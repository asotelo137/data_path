==> flow/design.v <==
`timescale 1ns / 1ps
module pc(clk, rst, enable, in, address);
input clk;
input rst;
input enable;
input [15:0] in;
output reg [15:0] address;
always @(posedge clk or negedge rst)
begin
	if (!rst) begin
		address <= 0;
	end
	else if (!enable) begin
		address <= in;
	end
	else begin
		address <= address;
	end
end
endmodule
## From RTL to reports: pc

What the tools print for pc, step after step.
Lines are those of the file above, counted from 1.
Library cell names are shortened.
The mark - stands for no value.

| inputs | value |
|---|---|
| top | pc |
| clock | clk |
| standard-cell library | sky130hd |
| library corner | tt_025C_1v80 |

## Word level

Yosys after proc, flatten, opt, wreduce and memory -nomap, before mapping. Enables and synchronous resets that opt folds into registers are not counted as muxes. Memory bits, and registers merged into a memory's read port (data or address), are not among the register bits. Print and check cells are not counted. Equal cells are merged and count once.

| storage and ports | value |
|---|---|
| register bits | 16 |
| output and inout bits | 16 |
| elaborated cells | 1 |

## Logic depth

Longest topological path by Yosys (ltp), each cell counted once; first at word level (registers and memories cut), then after technology mapping (sequential cells cut; the memories' decode and read muxes count).

| depth | value |
|---|---|
| word-level depth | 0 |
| ABC_AREA | 0 |
| mapped depth | 3 |
| mapped depth without buffers | 1 |

## Mapped cells and area

The flow's flattened synthesis, as Yosys stat reports it; memories are mapped. The netlist is that of the ABC_AREA named above (0 if unset); the other value can give another one.
Totals and module areas in this step are rounded.

| synthesis totals | value |
|---|---|
| standard cells after synthesis | 34 |
| cell area after synthesis | 650 um2 |
| area of sequential cells | 400 um2 |
| mapped flip-flops | 16 |

Cells by type:

| cell type | number | area in all (um2) |
|---|---|---|
| dfrtp_1 | 16 | 400.384 |
| mux2_4 | 10 | 150.144 |
| mux2_2 | 6 | 67.565 |
| buf_12 | 1 | 20.019 |
| buf_6 | 1 | 11.261 |

## Path before layout

Path of least setup slack by OpenSTA after synthesis, without wires, with an ideal clock, recovery checks aside; 20% of the period is set as input and as output delay. Where synthesis merged equal registers, the netlist keeps one of their names.

| timing path post-synthesis | value |
|---|---|
| kind | in2reg |
| start | input port enable |
| end | register address[10] |
| period | 0.918 ns |
| external input delay | 0.184 ns |
| library setup time | 0.125 ns |
| launch time at the first pin | 0.184 ns |
| arrival | 0.720 ns |
| data required time | 0.793 ns |
| path slack | 0.073 ns |
| delay of the path | 0.661 ns |
| driving pins on the path | 3 |
| buffers on the path | 2 |
| period reached after synthesis | 0.845 ns |

"delay of the path" is the arrival time less input delay plus setup time.
"driving pins on the path": output pins that drive a net of the path, with the launching flip-flop's if there is one; two outputs of one cell count as two.
"period reached after synthesis" is the clock period less the worst setup slack; recovery checks do not enter. This is arithmetic on one report: input and output delays are still those of the set period (20% each).
A register here has more assigning lines than the two given.

| on the way, post-synthesis | value |
|---|---|
| cells stage by stage | buf_6 > buf_12 > mux2_4 |
| length of the longest elaborated chain | 0 |
| elaborated cells between the ends (all ways) | 0 |
| source lines of those cells | 0 |

RTL lines, path post-synthesis:

| item | RTL line | text |
|---|---|---|
| start, declared | 5 | `input enable;` |
| end, assigned | 14 | `address <= in;` |
| end, assigned | 17 | `address <= address;` |
| end, declared | 7 | `output reg [15:0] address;` |

## Path in the finished layout

Path of least setup slack in the final report of job 2 (OpenROAD, finished layout, wires in). Where an end is a register, its clock arrival counts in the times.

| timing path after layout | value |
|---|---|
| kind | reg2out |
| start | register address[11] |
| end | output port address[11] |
| period | 1.69 ns |
| output delay | 0.34 ns |
| launch time at the first pin | 0.27 ns |
| arrival | 1.18 ns |
| data required time | 1.35 ns |
| path slack | 0.17 ns |
| driving pins on the path | 2 |
| buffers on the path | 1 |

A register here has more assigning lines than the two given.

| on the way, after layout | value |
|---|---|
| cells stage by stage | dfrtp_1 > clkdlybuf4s50_1 |
| length of the longest elaborated chain | 0 |
| elaborated cells between the ends (all ways) | 0 |
| source lines of those cells | 0 |

RTL lines, path after layout:

| item | RTL line | text |
|---|---|---|
| start, declared | 7 | `output reg [15:0] address;` |
| start, assigned | 14 | `address <= in;` |
| start, assigned | 17 | `address <= address;` |
| end, declared | 7 |  |

Subject: flow runs of pc

Hi,

Record of 2 stored runs of the RTL-to-layout flow on pc, platform sky130hd. The runs are unordered. Constraints: input delay and output delay 20% of the set period each, output load 0.01 pF.
"period achieved" = clock period - worst setup slack. The figure is calculated, with input and output delays left at 20% of the set period.
"time on the worst setup path" is the time allowed to the run's worst setup path (the clock period less input and output delay, where it has them) less its slack. Clock arrival times count: a late capture clock shortens it, a late launch clock lengthens it.
"power consumption" rests on the timing tool's default activity at the inputs, not on a simulated workload.
Results are given in rounded form.
Settings: n/a = not set for that run.
Results: n/a = not shown.

| run name | period_ns | CORE_UTILIZATION | SETUP_SLACK_MARGIN | PLACE_DENSITY_LB_ADDON | HOLD_SLACK_MARGIN | CORE_ASPECT_RATIO | CORE_MARGIN | CELL_PAD_IN_SITES_DETAIL_PLACEMENT | GPL_ROUTABILITY_DRIVEN | CAP_MARGIN | SLEW_MARGIN | MAX_ROUTING_LAYER | TNS_END_PERCENT | ABC_AREA | GPL_TIMING_DRIVEN | CTS_CLUSTER_SIZE | CTS_CLUSTER_DIAMETER | MIN_ROUTING_LAYER | power consumption (µW) | smallest setup slack (ns) | die size (um2) | period achieved (ns) | utilization after routing (%) | post-synthesis cell area (um2) | time on the worst setup path (ns) | critical path type |
|---|---|---|---|---|---|---|---|---|---|---|---|---|---|---|---|---|---|---|---|---|---|---|---|---|---|---|
| job 1 | 0.821 | 72 | 0.15 | 0.17 | -0.01 | 0.76 | 10 | 2 | 0 | 35 | 0 | met5 | n/a | n/a | n/a | n/a | n/a | n/a | n/a | n/a | n/a | n/a | n/a | n/a | n/a | n/a |
| job 2 | 1.69 | 24 | n/a | n/a | n/a | 1.47 | 7 | 1 | n/a | 25 | 20 | n/a | 100 | 0 | 1 | 43 | 158 | met1 | 850 | 0.17 | 4400 | 1.521 | 42 | 650 | 1.18 | reg2out |

Job 1: no final report: floorplanning broke off with PDN-0185

Regards
